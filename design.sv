==> flow/design.v <==
module Sync_FIFO( clk, rst, buf_in, buf_out, wr_en, rd_en, buf_empty, buf_full, fifo_counter );
input                 rst, clk, wr_en, rd_en;   
input [7:0]           buf_in;                   
output[7:0]           buf_out;                  
output                buf_empty, buf_full;      
output[4 :0] fifo_counter;             
  reg[7:0]              buf_out_r;
reg                   buf_empty, buf_full;
reg[4 :0]    fifo_counter;
reg[4 -1:0]  rd_ptr, wr_ptr;            
reg[7:0]              buf_mem[( 1<<4 ) -1 : 0];  
assign buf_out = buf_out_r;
always @(fifo_counter)
begin
   buf_empty = (fifo_counter==0);    
   buf_full = (fifo_counter== ( 1<<4 ));   
end
always @(posedge clk or posedge rst)
begin
   if( rst )
       fifo_counter <= 0;		 
   else if( (!buf_full && wr_en) && ( !buf_empty && rd_en ) )   
       fifo_counter <= fifo_counter;			 
   else if( !buf_full && wr_en )			 
       fifo_counter <= fifo_counter + 1;
   else if( !buf_empty && rd_en )		 
       fifo_counter <= fifo_counter - 1;
   else
      fifo_counter <= fifo_counter;			 
end
always @( posedge clk or posedge rst)
begin
   if( rst )
      buf_out_r <= 0;		 
   else
   begin
      if( rd_en && !buf_empty )
         buf_out_r <= buf_mem[rd_ptr];	 
   end
end
always @(posedge clk)
begin
   if( wr_en && !buf_full )
      buf_mem[ wr_ptr ] <= buf_in;		 
   else
      buf_mem[ wr_ptr ] <= buf_mem[ wr_ptr ];
end
always@(posedge clk or posedge rst)
begin
   if( rst )
   begin
      wr_ptr <= 0;		 
      rd_ptr <= 0;		 
   end
   else
   begin
      if( !buf_full && wr_en )    
			wr_ptr <= wr_ptr + 1;		 
      else  
			wr_ptr <= wr_ptr;
      if( !buf_empty && rd_en )   
			rd_ptr <= rd_ptr + 1;		 
      else 
			rd_ptr <= rd_ptr;
   end
end
endmodule
# [Tool chain data of Sync_FIFO]
# Tool output for the design above, in the order of the flow.
# Line numbers count from 1 in the design file above.
# Operators carry their Yosys type and port widths (W data, S select, Z words).
# Cell names lack the library's common part.
# The mark n/a stands for no value.
[setup] top_module="Sync_FIFO" clk_port="clk" lib="sky130hd" pvt_corner="tt_025C_1v80"

# [Word level]
# Source: Yosys, flattened and elaborated, memories not mapped. Widths are those after wreduce. Registers that Yosys merges into a memory's read port (data or address) are not register bits. Print and check cells do not count. Equal cells are merged and count once.
# Memory sizes are those after Yosys's memory passes, which may raise the word count (mostly to a power of two), join words into wider ones and drop unused or constant bits.
[bits] ff_bits=13 ram_bits=128 clocked_rd_ports_x_width=8 memories=1 output_inout_bits=15 wordCells=28
[classes] addsub=4 eq_ne=2 n_mux=7 logic=2 reduce_and_logical=9
[memory_table] memory="buf_mem" words=16 width=8 rd=1 write_ports=1 line_no=11 source="reg[7:0]              buf_mem[( 1<<4 ) -1 : 0];"
[op_table] operator="$mux W8" n=3
[op_table] operator="$mux W5" n=2
[op_table] operator="$add A4 B1 Y4 const B" n=2
[op_table] operator="$add A5 B1 Y5 const B" n=1
[op_table] operator="$sub A5 B1 Y5 const B" n=1
[op_table] operator="$eq A5 B5 Y1 const B" n=1
[op_table] operator="$logic_not A5 Y1" n=1
[op_table] operator="$reduce_and A2 Y1" n=2
[op_table] operator="$logic_and A1 B1 Y1" n=3
[op_table] operator="$logic_not A1 Y1" n=2
[op_table] operator="$reduce_bool A2 Y1" n=1
[op_table] operator="$mux W1" n=2
[op_table] operator="$ne A1 B1 Y1 const B" n=1
[op_table] operator="$or A1 B1 Y1" n=1
[op_table] operator="$not A1 Y1" n=1

# [Depth]
# Yosys ltp: most cells in a row. Word level: on the elaborated netlist, between registers, memories and ports. Mapped: between sequential cells and ports; inverters and the memories' decode and read muxes count.
[depth] word_depth=6 ABC_AREA=0 ltp_mapped=9

# [Netlist]
# Yosys stat after the flow's synthesis: flattened, memories mapped to cells. It holds for the ABC_AREA given above (unset counts as 0); a run with the other value may have another netlist.
# Totals and module areas in this step are rounded.
[synth_totals] cells=304 mapped_area_um2=5989 flip_flops=149
[by_type] cell_type="edfxtp_1" n=128 type_area_um2=3.84E+03
[by_type] cell_type="mux4_2" n=33 type_area_um2=743.213
[by_type] cell_type="dfrtp_1" n=21 type_area_um2=525.504
[by_type] cell_type="ha_1" n=8 type_area_um2=100.096
[by_type] cell_type="a21o_1" n=10 type_area_um2=75.072
[by_type] cell_type="mux2i_1" n=7 type_area_um2=70.067
[by_type] cell_type="xnor2_1" n=8 type_area_um2=70.067
[by_type] cell_type="a211oi_1" n=7 type_area_um2=52.55
[by_type] cell_type="buf_4" n=6 type_area_um2=45.043
[by_type] cell_type="and3_1" n=7 type_area_um2=43.792
[by_type] cell_type="o22ai_1" n=7 type_area_um2=43.792
[by_type] cell_type="nand2_1" n=10 type_area_um2=37.536
[by_type] cell_type="and4_1" n=4 type_area_um2=35.034
[by_type] cell_type="mux2_1" n=3 type_area_um2=33.782
[by_type] cell_type="nand4_1" n=5 type_area_um2=31.28
[by_type] cell_type="nor3b_1" n=4 type_area_um2=30.029
[by_type] cell_type="clkbuf_1" n=7 type_area_um2=26.275
[by_type] cell_type="buf_2" n=4 type_area_um2=20.019
# Not listed: further types 16, cells in them 25.

# [Timing after synthesis]
# Path of least setup slack by OpenSTA after synthesis, without wires, with an ideal clock, recovery checks aside; 20% of the period is set as input and as output delay. Where synthesis merged equal registers, the netlist keeps one of their names.
[synth_path] path_kind="input port to flip-flop" from="input port wr_en" to="register fifo_counter[3]" period_ns=4.0 input_delay_ns=0.800 setup_time_ns=0.127 t_arrival_ns=2.354 t_required_ns=3.873 slack_ns=1.518 delay_ns=1.681 driving_pins=8 path_buffers=1 synth_period_reached_ns=2.482
# "delay_ns" is the arrival time less input delay plus setup time.
# "driving_pins" counts driving pins, that of a launching flip-flop among them; a cell with two outputs on the path counts twice.
# "synth_period_reached_ns" = period - worst setup slack (recovery checks aside). The figure is calculated, with input and output delays left at 20% of the set period.
# Between the ends stands the longest chain of elaborated cells between them, by number of cells; it is not shown to be the way that was timed. Of several equally long chains one is given.
# A line is the first line of the expression or statement that the cell stems from. Yosys adds cells for indexed reads and writes and turns some case tables into memories.
# A register here has more assigning lines than the two given.
[synth_via] cell_sequence="a21boi_1 > clkbuf_1 > inv_1 > ha_1 > a21o_1 > a21oi_1 > xnor2_1 > mux2_1" elab_chain_len=4 cells_between=6
[synth_rtl] element="start, declared" line_no=2 source="input                 rst, clk, wr_en, rd_en;"
[synth_rtl] element="$logic_and A1 B1 Y1 (2 in a row)" line_no=22 source="else if( (!buf_full && wr_en) && ( !buf_empty && rd_en ) )"
[synth_rtl] element="$not A1 Y1"
[synth_rtl] element="$reduce_and A2 Y1"
[synth_rtl] element="end, assigned" line_no=23 source="fifo_counter <= fifo_counter;"
[synth_rtl] element="end, assigned" line_no=25 source="fifo_counter <= fifo_counter + 1;"
[synth_rtl] element="end, declared" line_no=6 source="output[4 :0] fifo_counter;"

# [Worst path after layout]
# From the final timing report of run 1: the path of least setup slack in the routed layout; clock arrival at registers is part of the times.
[layout_path] path_kind="flip-flop to flip-flop" from="register fifo_counter[2]" to="register fifo_counter[1]" period_ns=1.65 setup_time_ns=0.11 t_arrival_ns=2.37 t_required_ns=1.95 slack_ns=-0.42 driving_pins=6 path_buffers=1
# Between the ends stands the longest chain of elaborated cells between them, by number of cells; it is not shown to be the way that was timed. Of several equally long chains one is given.
# A register here has more assigning lines than the two given.
[layout_via] cell_sequence="dfrtp_2 > or4_4 > buf_6 > o21ai_4 > xnor2_4 > mux2_4" elab_chain_len=6 cells_between=12
[layout_rtl] element="start, declared" line_no=6 source="output[4 :0] fifo_counter;"
[layout_rtl] element="start, assigned" line_no=23 source="fifo_counter <= fifo_counter;"
[layout_rtl] element="start, assigned" line_no=25 source="fifo_counter <= fifo_counter + 1;"
[layout_rtl] element="$eq A5 B5 Y1" line_no=16 source="buf_full = (fifo_counter== ( 1<<4 ));"
[layout_rtl] element="$logic_not A1 Y1" line_no=22 source="else if( (!buf_full && wr_en) && ( !buf_empty && rd_en ) )"
[layout_rtl] element="$logic_and A1 B1 Y1 (2 in a row)" line_no=22
[layout_rtl] element="$not A1 Y1"
[layout_rtl] element="$reduce_and A2 Y1"
[layout_rtl] element="end, assigned" line_no=23
[layout_rtl] element="end, assigned" line_no=25
[layout_rtl] element="end, declared" line_no=6

Sync_FIFO through Yosys and OpenROAD on sky130hd: 2 stored runs, unordered, with their settings and measured results. The constraints put input and output delay at 20% of the set period each and load the outputs with 0.01 pF.
"achieved_period_ns" means the clock period less the worst setup slack. The figure is calculated, with input and output delays left at 20% of the set period.
"worst_path_allowed_less_slack_ns" means the part of the period allowed to the worst setup path (the constraints hold back 20% at inputs and 20% at outputs) less its slack; where the path has registers, the arrival times of their clocks count too.
"design_power_w": no workload was simulated; the value follows from the tool's default switching activity.
Results are given in rounded form.

[flow] run 1: files
==> flow/run.sh <==
#!/bin/bash
# the make line also repeats the synthesis and layout settings of config.mk as NAME=value (left out here)
make -C /OpenROAD-flow-scripts/flow DESIGN_CONFIG=/design/flow/config.mk WORK_HOME=/design/flow/orfs CLKGATE_MAP_FILE= finish
==> flow/config.mk <==
export PLATFORM = sky130hd
export DESIGN_NAME = Sync_FIFO
export DESIGN_NICKNAME = Sync_FIFO
export VERILOG_FILES = /design/flow/design.v
export SDC_FILE = /design/flow/constraint.sdc
export NUM_CORES = 4
export LEC_CHECK = 0
export CAP_MARGIN = 20
export CELL_PAD_IN_SITES_DETAIL_PLACEMENT = 1
export CORE_MARGIN = 2
export CORE_UTILIZATION = 34
export MIN_ROUTING_LAYER = met2
export PLACE_DENSITY_LB_ADDON = 0.27
export SETUP_SLACK_MARGIN = -0.04
export SLEW_MARGIN = 20
==> flow/constraint.sdc <==
create_clock -name core_clock -period 1.65 [get_ports {clk}]
set_input_delay 0.3300 -clock core_clock [delete_from_list [all_inputs] [get_ports {clk}]]
set_output_delay 0.3300 -clock core_clock [all_outputs]
set_load 0.01 [all_outputs]

[flow] run 1: metrics
[metrics] finish.utilization_pct = 46.1
[metrics] setupTns_ns = -43.61
[metrics] design_power_w = 0.01409
[metrics] worst_setup_slack_ns = -0.421
[metrics] achieved_period_ns = 2.071
[metrics] dieArea_um2 = 18690
[metrics] worst_path_allowed_less_slack_ns = 2.07
[metrics] worstPathKind = flip-flop to flip-flop
[metrics] final_cell_area_um2 = 7949
[metrics] yosys_chip_area_um2 = 5989

[flow] run 2: files
==> flow/run.sh <==
#!/bin/bash
# the make line also repeats the synthesis and layout settings of config.mk as NAME=value (left out here)
make -C /OpenROAD-flow-scripts/flow DESIGN_CONFIG=/design/flow/config.mk WORK_HOME=/design/flow/orfs CLKGATE_MAP_FILE= finish
==> flow/config.mk <==
export PLATFORM = sky130hd
export DESIGN_NAME = Sync_FIFO
export DESIGN_NICKNAME = Sync_FIFO
export VERILOG_FILES = /design/flow/design.v
export SDC_FILE = /design/flow/constraint.sdc
export NUM_CORES = 4
export LEC_CHECK = 0
export CAP_MARGIN = 20
export CELL_PAD_IN_SITES_DETAIL_PLACEMENT = 1
export CORE_MARGIN = 2
export CORE_UTILIZATION = 25
export CTS_CLUSTER_SIZE = 97
export GPL_ROUTABILITY_DRIVEN = 1
export GPL_TIMING_DRIVEN = 0
export MAX_ROUTING_LAYER = met5
export MIN_ROUTING_LAYER = met2
export PLACE_DENSITY_LB_ADDON = 0.03
export SLEW_MARGIN = 20
==> flow/constraint.sdc <==
create_clock -name core_clock -period 1.46 [get_ports {clk}]
set_input_delay 0.2920 -clock core_clock [delete_from_list [all_inputs] [get_ports {clk}]]
set_output_delay 0.2920 -clock core_clock [all_outputs]
set_load 0.01 [all_outputs]

[flow] run 2: metrics
[metrics] worst_setup_slack_ns = -0.604
[metrics] finish.utilization_pct = 35.1
[metrics] final_cell_area_um2 = 8244
[metrics] setupTns_ns = -66.28
[metrics] dieArea_um2 = 25210
[metrics] yosys_chip_area_um2 = 5989
[metrics] design_power_w = 0.01671
[metrics] achieved_period_ns = 2.064
[metrics] worst_path_allowed_less_slack_ns = 2.06
[metrics] worstPathKind = flip-flop to flip-flop
